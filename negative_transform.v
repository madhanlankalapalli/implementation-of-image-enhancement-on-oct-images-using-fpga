==> flow/design.v <==
`timescale 1ps / 1ps
module negative_transform #(parameter DATA_WIDTH = 8) (
    input clk,
    input reset,
    input [DATA_WIDTH-1:0] pixel_in,    
    input pixel_valid,                  
    output reg [DATA_WIDTH-1:0] pixel_out,  
    output reg pixel_ready,             
    output reg [6:0] seg,               
    output reg [7:0] an                 
);
    reg [3:0] current_digit;            
    reg [2:0] digit_index;              
    reg display_state;                  
    always @(posedge clk or posedge reset) begin
        if (reset) begin
            pixel_out <= 0;
            pixel_ready <= 0;
            display_state <= 0;         
        end else if (pixel_valid) begin
            pixel_out <= 255 - pixel_in;   
            pixel_ready <= 1;
            display_state <= ~display_state;  
        end else begin
            pixel_ready <= 0;           
        end
    end
    always @(posedge clk or posedge reset) begin
        if (reset) begin
            seg <= 7'b1111111;          
            an <= 8'b11111110;          
            digit_index <= 0;           
        end else begin
            case (digit_index)
                0: current_digit <= (display_state == 0) ? pixel_in[3:0]  : pixel_out[3:0];    
                1: current_digit <= (display_state == 0) ? pixel_in[7:4]  : pixel_out[7:4];    
                default: current_digit <= 4'h0;  
            endcase
            case (current_digit)
                4'h0: seg <= 7'b1000000;   
                4'h1: seg <= 7'b1111001;   
                4'h2: seg <= 7'b0100100;   
                4'h3: seg <= 7'b0110000;   
                4'h4: seg <= 7'b0011001;   
                4'h5: seg <= 7'b0010010;   
                4'h6: seg <= 7'b0000010;   
                4'h7: seg <= 7'b1111000;   
                4'h8: seg <= 7'b0000000;   
                4'h9: seg <= 7'b0010000;   
                4'hA: seg <= 7'b0001000;   
                4'hB: seg <= 7'b0000011;   
                4'hC: seg <= 7'b1000110;   
                4'hD: seg <= 7'b0100001;   
                4'hE: seg <= 7'b0000110;   
                4'hF: seg <= 7'b0001110;   
                default: seg <= 7'b1111111;   
            endcase
            case (digit_index)
                0: an <= 8'b11111110;   
                1: an <= 8'b11111101;   
                default: an <= 8'b11111111;   
            endcase
            digit_index <= digit_index + 1;
        end
    end
endmodule
* Tool chain data of negative_transform
What the tools print for negative_transform, step after step.
Lines are those of the file above, counted from 1.
Operators carry their Yosys type and port widths (W data, S select, Z words).
Library cell names are shortened.
The mark -- stands for no value.
- Top module :: negative_transform
- Clock port :: clk
- Cell library :: sky130hd
- Library corner :: tt_025C_1v80

* After elaboration
Source: Yosys, flattened and elaborated, memories not mapped. Widths are those after wreduce; folded enables and synchronous resets count as part of the registers. Registers that Yosys merges into a memory's read port (data or address) are not register bits. Print and check cells do not count. Equal cells are merged and count once.
Memory sizes are those after Yosys's memory passes, which may raise the word count (mostly to a power of two), join words into wider ones and drop unused or constant bits.
- Add/sub/neg operators :: 2
- Equality and inequality tests :: 1
- Multiplexer cells :: 5
- Bitwise operators :: 1
- Reduce/logical cells :: 1
** Operator list (count)
- $sub A8 B8 Y8 const A :: 1
- $pmux W4 S2 :: 1
- $mux W4 :: 2
- $pmux W2 S2 :: 1
- $add A3 B1 Y3 const B :: 1
- $eq A3 B1 Y1 const B :: 1
- $logic_not A3 Y1 :: 1
- $not A1 Y1 :: 1
- $mux W1 :: 1
- Register bits after elaboration :: 20
- Bits in read-only memories :: 112
- Clocked read ports x word width :: 7
- Memories kept :: 1
- Input port bits :: 11
- Output and inout port bits :: 24
- Cells after elaboration :: 17
** Memory list
- (name not given) :: words 16, bits a word 7, rd ports 1, write ports 0, line 39 : case (current_digit)

* Logic depth
Longest topological path by Yosys (ltp), each cell counted once; first at word level (registers and memories cut), then after technology mapping (sequential cells cut; the memories' decode and read muxes count).
- Depth in word-level cells :: 2
- ABC_AREA :: 0
- Gate-level depth with buffers :: 5
- Gate-level depth less buffers :: 5

* Synthesis result
The flow's flattened synthesis, as Yosys stat reports it; memories are mapped. The netlist is that of the ABC_AREA named above (0 if unset); the other value can give another one.
Totals and module areas in this step are rounded.
** Cells by type
- dfrtp_1 :: count 14, total area 350.336 µm²
- dfstp_2 :: count 8, total area 210.202 µm²
- mux2i_1 :: count 14, total area 140.134 µm²
- ha_1 :: count 10, total area 125.12 µm²
- edfxtp_1 :: count 4, total area 120.115 µm²
- buf_4 :: count 8, total area 60.058 µm²
- inv_1 :: count 11, total area 41.29 µm²
- o22ai_1 :: count 5, total area 31.28 µm²
- a21oi_1 :: count 6, total area 30.029 µm²
- nor2_1 :: count 8, total area 30.029 µm²
- nand2b_1 :: count 4, total area 25.024 µm²
- mux4_2 :: count 1, total area 22.522 µm²
- xor2_1 :: count 2, total area 17.517 µm²
- or2_1 :: count 2, total area 12.512 µm²
- buf_6 :: count 1, total area 11.261 µm²
- mux2_2 :: count 1, total area 11.261 µm²
- nand2_1 :: count 3, total area 11.261 µm²
- a32o_1 :: count 1, total area 10.01 µm²
Not listed: further types 6, cells in them 7.
- Mapped cells :: 110
- Chip area (Yosys) :: 1300 µm²
- Sequential part of the area :: 680 µm²
- Mapped flip-flops :: 26
- Buffers :: 11

* Timing after synthesis
Source: OpenSTA report_checks on the synthesized netlist (no wires, ideal clock, input and output delay 20% of the period each), path of least setup slack; recovery checks are left aside. Register names are those of the netlist, which keeps one name where synthesis merged equal registers.
- Kind :: reg-to-reg
- Start point :: register current_digit[0]
- End point :: register seg[3]
- Clock period :: 1.59 ns
- Setup time :: 0.094 ns
- Launch time at the first pin :: 0.000 ns
- Data arrival time :: 1.266 ns
- Required time :: 1.496 ns
- Setup slack :: 0.230 ns
- Path delay :: 1.360 ns
- Driving pins on the path :: 5
- Buffers on the path :: 0
- Period reached after synthesis :: 1.36 ns
"path delay" = arrival - input delay + setup time.
"driving pins on the path": output pins that drive a net of the path, with the launching flip-flop's if there is one; two outputs of one cell count as two.
"period reached after synthesis" = period - worst setup slack (recovery checks aside). The figure is calculated, with input and output delays left at 20% of the set period.
A register here has more assigning lines than the two given.
- Cell sequence :: edfxtp_1 > inv_1 > ha_1 > inv_1 > mux4_2
** RTL lines, path after synthesis
- from (decl) :: line 12 : reg [3:0] current_digit;
- from (assign) :: line 35 : 0: current_digit <= (display_state == 0) ? pixel_in[3:0]  : pixel_out[3:0];
- from (assign) :: line 36 : 1: current_digit <= (display_state == 0) ? pixel_in[7:4]  : pixel_out[7:4];
- to (assign) :: line 40 : 4'h0: seg <= 7'b1000000;
- to (assign) :: line 41 : 4'h1: seg <= 7'b1111001;
- to (decl) :: line 9 : output reg [6:0] seg,
No chain of elaborated cells between the ends is given.

* Worst path after layout
From the final timing report of job 1: the path of least setup slack in the routed layout; clock arrival at registers is part of the times.
- Kind :: reg-to-output
- Start point :: register pixel_out[4]
- End point :: output port pixel_out[4]
- Clock period :: 2.58 ns
- External output delay :: 0.52 ns
- Launch time at the first pin :: 0.31 ns
- Data arrival time :: 1.26 ns
- Required time :: 2.06 ns
- Setup slack :: 0.81 ns
- Driving pins on the path :: 2
- Buffers on the path :: 1
- Cell sequence :: dfrtp_1 > clkdlybuf4s50_1
- Cells in the longest elaborated chain :: 0
- Elaborated cells between the ends (all ways) :: 0
- Source lines of those cells :: 0
** RTL lines, path after layout
- from (decl) :: line 7 : output reg [DATA_WIDTH-1:0] pixel_out,
- from (assign) :: line 17 : pixel_out <= 0;
- from (assign) :: line 21 : pixel_out <= 255 - pixel_in;
- to (decl) :: line 7

# Flow runs of negative_transform

Top module negative_transform; platform sky130hd; tools Yosys and OpenROAD; 2 stored runs in no particular order. Input and output delays are each 20% of the period that was set; the output load is 0.01 pF.
"period reached" means the clock period less the worst setup slack. The figure is calculated, with input and output delays left at 20% of the set period.
"allowed time less slack (worst setup path)" = time allowed to the worst setup path (clock period - input delay - output delay, where it has them) - its slack; a late launch clock adds to it, a late capture clock takes from it.
By "total power of the final layout" is meant OpenSTA's value without simulated activity: inputs other than the clock are taken to toggle once in ten clock periods, and the tool carries that through the logic.
Results are given in rounded form.

** Job 1
- Settings :: period_ns=2.58; CORE_UTILIZATION=50; SETUP_SLACK_MARGIN=0.7; PLACE_DENSITY_LB_ADDON=0.15; CORE_MARGIN=5; CELL_PAD_IN_SITES_GLOBAL_PLACEMENT=2; CTS_CLUSTER_SIZE=38; CTS_CLUSTER_DIAMETER=312; CAP_MARGIN=0; SLEW_MARGIN=20
- Netlist area reported by Yosys :: 1300 µm²
- Die outline area :: 3700 µm²
- Standard-cell area after layout :: 1600 µm²
- Utilization of the finished layout :: 64%
- Worst setup slack after layout :: 0.81 ns
- Total negative slack on setup checks :: 0.000 ns
- Worst-case hold slack :: 0.48 ns
- Total power of the final layout :: 1000 µW
- Period reached :: 1.775 ns
- Allowed time less slack (worst setup path) :: 1.26 ns
- Type of the worst setup path :: reg-to-output

** Job 2
- Settings :: period_ns=2.15; CORE_UTILIZATION=28; PLACE_DENSITY_LB_ADDON=0.2; CELL_PAD_IN_SITES_GLOBAL_PLACEMENT=1; CELL_PAD_IN_SITES_DETAIL_PLACEMENT=2; ABC_AREA=0; CTS_CLUSTER_SIZE=46; CAP_MARGIN=40; MIN_ROUTING_LAYER=met2; MAX_ROUTING_LAYER=met5; CORE_MARGIN=2; SLEW_MARGIN=20
- Netlist area reported by Yosys :: 1300 µm²
- Die outline area :: 5200 µm²
- Standard-cell area after layout :: 1600 µm²
- Utilization of the finished layout :: 37%
- Worst setup slack after layout :: 0.40 ns
- Total negative slack on setup checks :: 0.000 ns
- Worst-case hold slack :: 0.50 ns
- Total power of the final layout :: 1300 µW
- Period reached :: 1.750 ns
- Allowed time less slack (worst setup path) :: 1.32 ns
- Type of the worst setup path :: reg-to-output
